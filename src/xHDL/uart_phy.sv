==> flow/design.v <==
module uart_phy 
    #(
        parameter FREQ = 100000000,
        parameter BAUDRATE = 921600
    )
    (
        input clk_i,
        input rst_i,
        input [1:0] rate_i,
        input rxd_i,
        output txd_o,
        input nd_i,
        input [7:0] data_i,
        output rfd_o,
        output vd_o,
        output [7:0] data_o
    );
    wire tick;
    uart_phy_tick 
    #(
        .FREQ(FREQ),
        .BAUDRATE(BAUDRATE)
    ) 
    m_tick
    (
        .rst_i(rst_i),
        .clk_i(clk_i),
        .rate_i(rate_i),
        .tick_o(tick)
    );
    uart_phy_rx m_rx
    (
        .rst_i(rst_i),
        .clk_i(clk_i),
        .tick_i(tick),
        .rxd_i(rxd_i),
        .vd_o(vd_o),
        .data_o(data_o)
    );
    uart_phy_tx m_tx
    (
        .rst_i(rst_i),
        .clk_i(clk_i),
        .tick_i(tick),
        .nd_i(nd_i),
        .data_i(data_i),
        .rfd_o(rfd_o),
        .txd_o(txd_o)
    );
endmodule  
`timescale 1 ns/1 ps
module uart_phy_rx
    (
        input clk_i,
        input rst_i,
        input tick_i,
        input rxd_i,
        output reg vd_o,
        output reg [7:0] data_o
    );
    localparam [1:0] ST_IDLE = 2'b00;
    localparam [1:0] ST_RECV = 2'b01;
    localparam [1:0] ST_NEXT = 2'b10;
    localparam [1:0] ST_END = 2'b11;
    localparam [4:0] LEVEL = 5'd8;
    reg [2:0] rxd;
    reg rxd_sync;
    reg [9:0] rxd_buf;
    reg [3:0] rxd_buf_cnt;
    reg [4:0] rxd_buf_data;
    reg [3:0] tick_cnt;
    reg [1:0] state;
    wire rxd_buf_bit;
    assign rxd_buf_bit = ( rxd_buf_data < LEVEL )? 1'b0 : 1'b1;
    always @ ( posedge clk_i )
        begin
            if ( rst_i )
                begin
                    rxd <= 3'b111;
                    rxd_sync <= 1'b1;
                end
            else
                begin
                    rxd <= {rxd[1:0], rxd_i};
                    rxd_sync <= ( rxd[2] )? ( rxd[1] | rxd[0] ) : ( rxd[1] & rxd[0] );
                end
        end
    always @ ( posedge clk_i )
        begin
            if ( rst_i )
                begin
                    state <= ST_IDLE;
                    vd_o <= 1'b0;
                    tick_cnt <= 4'd0;
                    rxd_buf_cnt <= 4'd0;
                end
            else
                begin
                    case( state )  
                        ST_IDLE :
                            begin
                                vd_o <= 1'b0;
                                if ( tick_i & !rxd_sync )
                                    begin
                                        state <= ST_RECV;
                                        tick_cnt <= 4'd1;
                                        rxd_buf_cnt <= 4'd0;
                                        rxd_buf_data <= 5'd0;
                                    end
                            end
                       ST_RECV :
                           begin
                               if ( tick_i )
                                   begin
                                       if ( tick_cnt == 4'd15 )
                                           begin
                                               state <= ST_NEXT;
                                           end
                                       tick_cnt <= tick_cnt + 4'd1;
                                       rxd_buf_data <= rxd_buf_data + {4'd0, rxd_sync};
                                   end
                           end
                       ST_NEXT :
                           begin
                               state <= ( rxd_buf_cnt < 4'd9 )? ST_RECV : ST_END;
                               rxd_buf_cnt <= rxd_buf_cnt + 4'd1;
                               rxd_buf_data <= 5'd0;
                               rxd_buf <= { rxd_buf_bit, rxd_buf[9:1] };
                           end
                       ST_END :
                           begin
                               state <= ST_IDLE;
                               vd_o <= rxd_buf[9] & !rxd_buf[0];
                               data_o <= rxd_buf[8:1];
                           end
                    endcase
                end
        end
endmodule  
`timescale 1 ns/1 ps
module uart_phy_tick 
    #(
        parameter FREQ = 100000000,
        parameter BAUDRATE = 921600
    )
    (
        input clk_i,    
        input rst_i,
        input [1:0] rate_i,
        output reg tick_o
    );
    localparam real TICK_INC_REAL_1 = ( ( 4294967296.0 * 16.0 * BAUDRATE ) / ( FREQ ) );
    localparam real TICK_INC_REAL_2 = ( ( 4294967296.0 * 8.0 * BAUDRATE ) / ( FREQ ) );
    localparam real TICK_INC_REAL_3 = ( ( 4294967296.0 * 4.0 * BAUDRATE ) / ( FREQ ) );
    localparam real TICK_INC_REAL_4 = ( ( 4294967296.0 * 2.0 * BAUDRATE ) / ( FREQ ) );
    localparam [32:0] TICK_INC_INT_1 = TICK_INC_REAL_1;
    localparam [32:0] TICK_INC_INT_2 = TICK_INC_REAL_2;
    localparam [32:0] TICK_INC_INT_3 = TICK_INC_REAL_3;
    localparam [32:0] TICK_INC_INT_4 = TICK_INC_REAL_4;
    reg [32:0] tick_cnt  ;
    reg [32:0] tick_inc;
    always @ ( posedge clk_i )
        begin
            if ( rst_i )
                begin
                    tick_cnt <= 33'd0;
                end
            else
                begin
                    if ( tick_cnt[32] )
                        begin
                            tick_cnt <= {1'b0, tick_cnt[31:0]} + tick_inc;
                        end
                    else
                        begin
                            tick_cnt <= tick_cnt + tick_inc;
                        end
                end
        end    
    always @ ( posedge clk_i )
        begin
            tick_o <= tick_cnt[32];
            case( rate_i )  
                2'd0 : tick_inc <= TICK_INC_INT_1;
                2'd1 : tick_inc <= TICK_INC_INT_2;
                2'd2 : tick_inc <= TICK_INC_INT_3;
                2'd3 : tick_inc <= TICK_INC_INT_4;
            endcase
        end
endmodule  
`timescale 1 ns/1 ps
module uart_phy_tx(
    input rst_i,
    input clk_i,
    input tick_i,
    input nd_i,
    input [7:0] data_i,
    output rfd_o,
    output txd_o
    );
    localparam [0:0] ST_IDLE = 1'b0;
    localparam [0:0] ST_TX = 1'b1;
    reg [7:0] tx_data;
    reg tx_data_exist;
    reg [9:0] tx_buf;
    reg [3:0] tx_buf_cnt;
    reg [3:0] tick_cnt;
    reg state;
    assign rfd_o = !( nd_i | tx_data_exist );
    assign txd_o = tx_buf[0];
    always @ ( posedge clk_i )
        begin
            if ( rst_i )
                begin
                    tx_data_exist <= 1'b0;
                    state <= ST_IDLE;
                end
            else
                begin
                    case( state )
                        ST_IDLE:
                            begin
                                tick_cnt <= 4'd0;
                                tx_buf_cnt <= 4'd0;
                                tx_buf <= ( tick_i & tx_data_exist )? {1'b1, tx_data, 1'b0}: {10{1'b1}};
                                state <= ( tick_i & tx_data_exist )? ST_TX : ST_IDLE;
                                if ( nd_i )
                                    begin
                                        tx_data <= data_i;
                                        tx_data_exist <= 1'b1;
                                    end
                            end
                         ST_TX:
                             begin   
                                 state <= ( tx_buf_cnt == 4'd10 )? ST_IDLE : ST_TX;
                                 if ( tick_i )
                                     begin
                                         tick_cnt <= tick_cnt + 4'd1;
                                         if ( tick_cnt == 4'd15 )
                                             begin
                                                 tx_buf_cnt <= tx_buf_cnt + 4'd1;
                                                 tx_buf <= {1'b1, tx_buf[9:1]};
                                             end
                                     end
                                 if ( tx_buf_cnt == 4'd10 )
                                     begin
                                         tx_data_exist <= 1'b0;
                                     end
                             end    
                    endcase
                end
        end
endmodule  
-- Step by step through the tools: uart_phy
What the tools print for uart_phy, step after step.
Lines are those of the file above, counted from 1.
Library cell names are shortened.
The mark - stands for no value.
- top module: uart_phy
- clock input: clk_i
- standard-cell library: sky130hd
- timing corner: tt_025C_1v80

-- Word-level counts
Yosys after proc, flatten, opt, wreduce and memory -nomap, before mapping. Memory bits, and registers merged into a memory's read port (data or address), are not among the register bits. Print and check cells are not counted. Equal cells are merged and count once.
- eq/ne operators at 16
- reductions and logical operators: 20
- $lt $le $gt $ge: 2
- noted $add $sub $neg: 7
- noted bitwise gates (word level): 8
- noted mux-type cells: 33
- operators by type and width (cell ; count):
    case mux 33 bit (select 4 bit) ; 1
    adder 32 x 33 -> 33 bit ; 1
    adder 33 bit ; 1
    2-to-1 mux 33 bit ; 1
    case mux 4 bit (select 2 bit) ; 4
    2-to-1 mux 4 bit ; 6
    case mux 10 bit (select 2 bit) ; 1
    2-to-1 mux 10 bit ; 2
    adder 4 x 1 -> 4 bit (second input constant) ; 4
    case mux 5 bit (select 3 bit) ; 1
    == test 4 bit (second input constant) ; 3
    != test 2 bit (second input constant) ; 5
    AND reduction 2 bit ; 5
    2-to-1 mux 5 bit ; 2
    AND reduction 3 bit ; 3
    2-to-1 mux 9 bit ; 1
    == test 2 bit (second input constant) ; 4
    AND reduction 4 bit ; 2
    case mux 2 bit (select 4 bit) ; 1
    2-to-1 mux 2 bit ; 4
    nonzero test 2 bit ; 3
    case mux 1 bit (select 2 bit) ; 3
    2-to-1 mux 1 bit ; 6
    adder 5 x 1 -> 5 bit ; 1
    less-than comparator 5 x 4 -> 1 bit (second input constant) ; 1
    AND 1 bit ; 4
    == test 2 x 1 -> 1 bit (second input constant) ; 2
    != test 2 x 1 -> 1 bit (second input constant) ; 2
Not listed: further kinds 7, cells in them 12.
- bits of input ports at 14
- noted elaborated cells: 104
- output and inout port bits at 11
- noted flip-flop bits (word level): 133

-- Logic depth
Longest topological path by Yosys (ltp), each cell counted once; first at word level (registers and memories cut), then after technology mapping (sequential cells cut; the memories' decode and read muxes count).
- word-level depth: 4
- noted ABC_AREA: 0
- gate-level depth with buffers at 8
- noted gate-level depth less buffers: 8

-- Mapped cells and area
The flow's flattened synthesis, as Yosys stat reports it; memories are mapped. The netlist is that of the ABC_AREA named above (0 if unset); the other value can give another one.
- cells by type (cell ; count ; area in all (um2)):
    edfxtp_1 ; 48 ; 1.44E+03
    dfxtp_1 ; 64 ; 1.28E+03
    ha_1 ; 41 ; 512.992
    a21oi_1 ; 53 ; 265.254
    nor2_1 ; 63 ; 236.477
    o21ai_0 ; 27 ; 135.13
    nor2b_1 ; 21 ; 131.376
    inv_1 ; 33 ; 123.869
    xnor2_1 ; 14 ; 122.618
    nand2_1 ; 26 ; 97.594
    mux2_2 ; 8 ; 90.086
    and2_1 ; 13 ; 81.328
    nand4_1 ; 12 ; 75.072
    nand3_1 ; 14 ; 70.067
    xor2_1 ; 8 ; 70.067
    nor3_1 ; 12 ; 60.058
    or2_2 ; 8 ; 50.048
    clkbuf_1 ; 12 ; 45.043
Other cell types: 42; their cells: 87.
- noted mapped cells: 564
- sequential part of the area: 2722.6 um2
- noted cell area after synthesis: 5647.9 um2
- buffer cells at 19
- mapped flip-flops at 112
The figures by module come from a second, unflattened synthesis with its own total; it is not the netlist above.
- cells (unflattened synthesis): 535
- area total of the unflattened synthesis at 5616.6 um2
Each row is one instance without its submodules.
- by module (module ; times used ; seq. area (um2) ; area (um2) ; cells):
    uart_phy_tick ; 1 ; 900.9 ; 2849.0 ; 335
    uart_phy_rx ; 1 ; 1031.0 ; 1549.0 ; 121
    uart_phy_tx ; 1 ; 790.8 ; 1218.7 ; 79
    uart_phy ; 1 ; 0.0 ; 0.0 ; 0

-- Worst setup path after synthesis
Source: OpenSTA report_checks on the synthesized netlist (no wires, ideal clock, input and output delay 20% of the period each), path of least setup slack; recovery checks are left aside. Register names are those of the netlist, which keeps one name where synthesis merged equal registers.
- path type: register to register
- from: register m_tick.tick_inc[12]
- to: register m_tick.tick_cnt[24]
- arrival at 2337 ps
- noted delay of the path: 2458 ps
- noted required time: 2379 ps
- path slack at 42 ps
- launch time at the first pin at 0 ps
- noted clock period: 2500 ps
- buffers on the path: 0
- noted driving pins on the path: 9
- library setup time: 121 ps
- period reached after synthesis: 2458 ps
"delay of the path" = arrival - input delay + setup time.
"driving pins on the path" counts driving pins, that of a launching flip-flop among them; a cell with two outputs on the path counts twice.
"period reached after synthesis" = period - worst setup slack (recovery checks aside). The figure is calculated, with input and output delays left at 20% of the set period.
The rows between start and end are the longest chain of elaborated cells between them; the timing report does not say that the signal goes this way. Where chains are equally long, one stands for them.
Each line given opens the expression or statement behind the cell; cells for indexed reads and writes are added by Yosys, which also makes memories of some case tables.
At most two assigning lines are given for a register; there are more.
- path through: dfxtp_1 > ha_1 > fa_1 > a21o_2 > a221oi_4 > a41oi_1 > a21oi_1 > o31a_1 > mux2_2
- cells in the longest elaborated chain at 2
- elaborated cells between the ends (all ways) at 3
- noted source lines of those cells: 3
- classes of those cells: 2 x add/sub; 1 x mux
- RTL lines, path post-synthesis (element ; line ; text):
    start: declaration ; 161 ; reg [32:0] tick_inc;
    start: assignment ; 184 ; 2'd0 : tick_inc <= TICK_INC_INT_1;
    start: assignment ; 185 ; 2'd1 : tick_inc <= TICK_INC_INT_2;
    adder 33 bit ; 176 ; tick_cnt <= tick_cnt + tick_inc;
    2-to-1 mux 33 bit ; 170 ; if ( tick_cnt[32] )
    end: assignment ; 172 ; tick_cnt <= {1'b0, tick_cnt[31:0]} + tick_inc;
    end: assignment ; 176 ;
    end: declaration ; 160 ; reg [32:0] tick_cnt  ;

-- Timing after layout
From the final timing report of flow run 1: the path of least setup slack in the routed layout; clock arrival at registers is part of the times.
The report prints the path's times to 10 ps; the period is as set.
- path type: register to register
- from: register m_tick.tick_inc[12]
- to: register m_tick.tick_cnt[24]
- noted required time: 4190 ps
- path slack at 1150 ps
- noted clock period: 3940 ps
- noted driving pins on the path: 9
- launch time at the first pin at 360 ps
- library setup time: 110 ps
- arrival at 3040 ps
- buffers on the path: 0
The rows between start and end are the longest chain of elaborated cells between them; the timing report does not say that the signal goes this way. Where chains are equally long, one stands for them.
At most two assigning lines are given for a register; there are more.
- path through: dfxtp_1 > ha_1 > fa_1 > a21o_2 > a221oi_4 > a41oi_1 > a21oi_1 > o31a_1 > mux2_2
- cells in the longest elaborated chain at 2
- elaborated cells between the ends (all ways) at 3
- noted source lines of those cells: 3
- classes of those cells: 2 x add/sub; 1 x mux
- RTL lines, path post-layout (element ; line ; text):
    start: declaration ; 161 ; reg [32:0] tick_inc;
    start: assignment ; 184 ; 2'd0 : tick_inc <= TICK_INC_INT_1;
    start: assignment ; 185 ; 2'd1 : tick_inc <= TICK_INC_INT_2;
    adder 33 bit ; 176 ; tick_cnt <= tick_cnt + tick_inc;
    2-to-1 mux 33 bit ; 170 ; if ( tick_cnt[32] )
    end: assignment ; 172 ; tick_cnt <= {1'b0, tick_cnt[31:0]} + tick_inc;
    end: assignment ; 176 ;
    end: declaration ; 160 ; reg [32:0] tick_cnt  ;

# Flow runs of uart_phy

Design uart_phy on sky130hd. What follows are 2 stored runs of the flow, each under its own settings; their order means nothing. The constraints put input and output delay at 20% of the set period each and load the outputs with 0.01 pF.
"reached clock period": clock period set for the run, less the worst setup slack. It is reckoned from that one timing run; input and output delays stay at 20% of the period that was set.
By "worst setup path time" is meant the share of the clock period that the worst setup path is allowed (20% is reserved at inputs, 20% at outputs), minus its slack. Clock arrival times at its registers enter into it.
"total power of the final layout" rests on the timing tool's default activity at the inputs, not on a simulated workload.
"worst setup path time" is known to 10 ps.

Flow run 1
Settings were period_ns = 3.94; CORE_UTILIZATION = 42; SETUP_SLACK_MARGIN = 0.78; PLACE_DENSITY = 0.76; CELL_PAD_IN_SITES_GLOBAL_PLACEMENT = 0; TNS_END_PERCENT = 35; ABC_AREA = 0; GPL_TIMING_DRIVEN = 1; CAP_MARGIN = 40; SLEW_MARGIN = 40; MAX_ROUTING_LAYER = met5; CORE_MARGIN = 2
- noted the worst-case hold slack: 329 ps
- mapped cell area after synthesis at 5647.9 um2
- reached clock period: 2793 ps
- final setup TNS: 0 ps
- final utilization at 47.7%
- noted the total power of the final layout: 3.663 mW
- noted the setup slack of the worst path: 1147 ps
- noted the standard-cell area after layout: 6297.3 um2
- worst setup path time at 2790 ps
- kind of the worst setup path: register to register
- die area: 14391.6 um2

Flow run 2
Settings were period_ns = 4.35; CORE_UTILIZATION = 32; SETUP_SLACK_MARGIN = 0.97; PLACE_DENSITY = 0.8; ABC_AREA = 1; GPL_TIMING_DRIVEN = 0; CTS_CLUSTER_SIZE = 97; CTS_CLUSTER_DIAMETER = 312; MIN_ROUTING_LAYER = met1; CAP_MARGIN = 20; CORE_MARGIN = 2; SLEW_MARGIN = 20
- noted the worst-case hold slack: 336 ps
- mapped cell area after synthesis at 6068.3 um2
- reached clock period: 2886 ps
- noted the setup slack of the worst path: 1464 ps
- noted the total power of the final layout: 3.504 mW
- worst setup path time at 1150 ps
- kind of the worst setup path: input to output
- final utilization at 37.0%
- noted the standard-cell area after layout: 6905.4 um2
- final setup TNS: 0 ps
- die area: 20081.7 um2
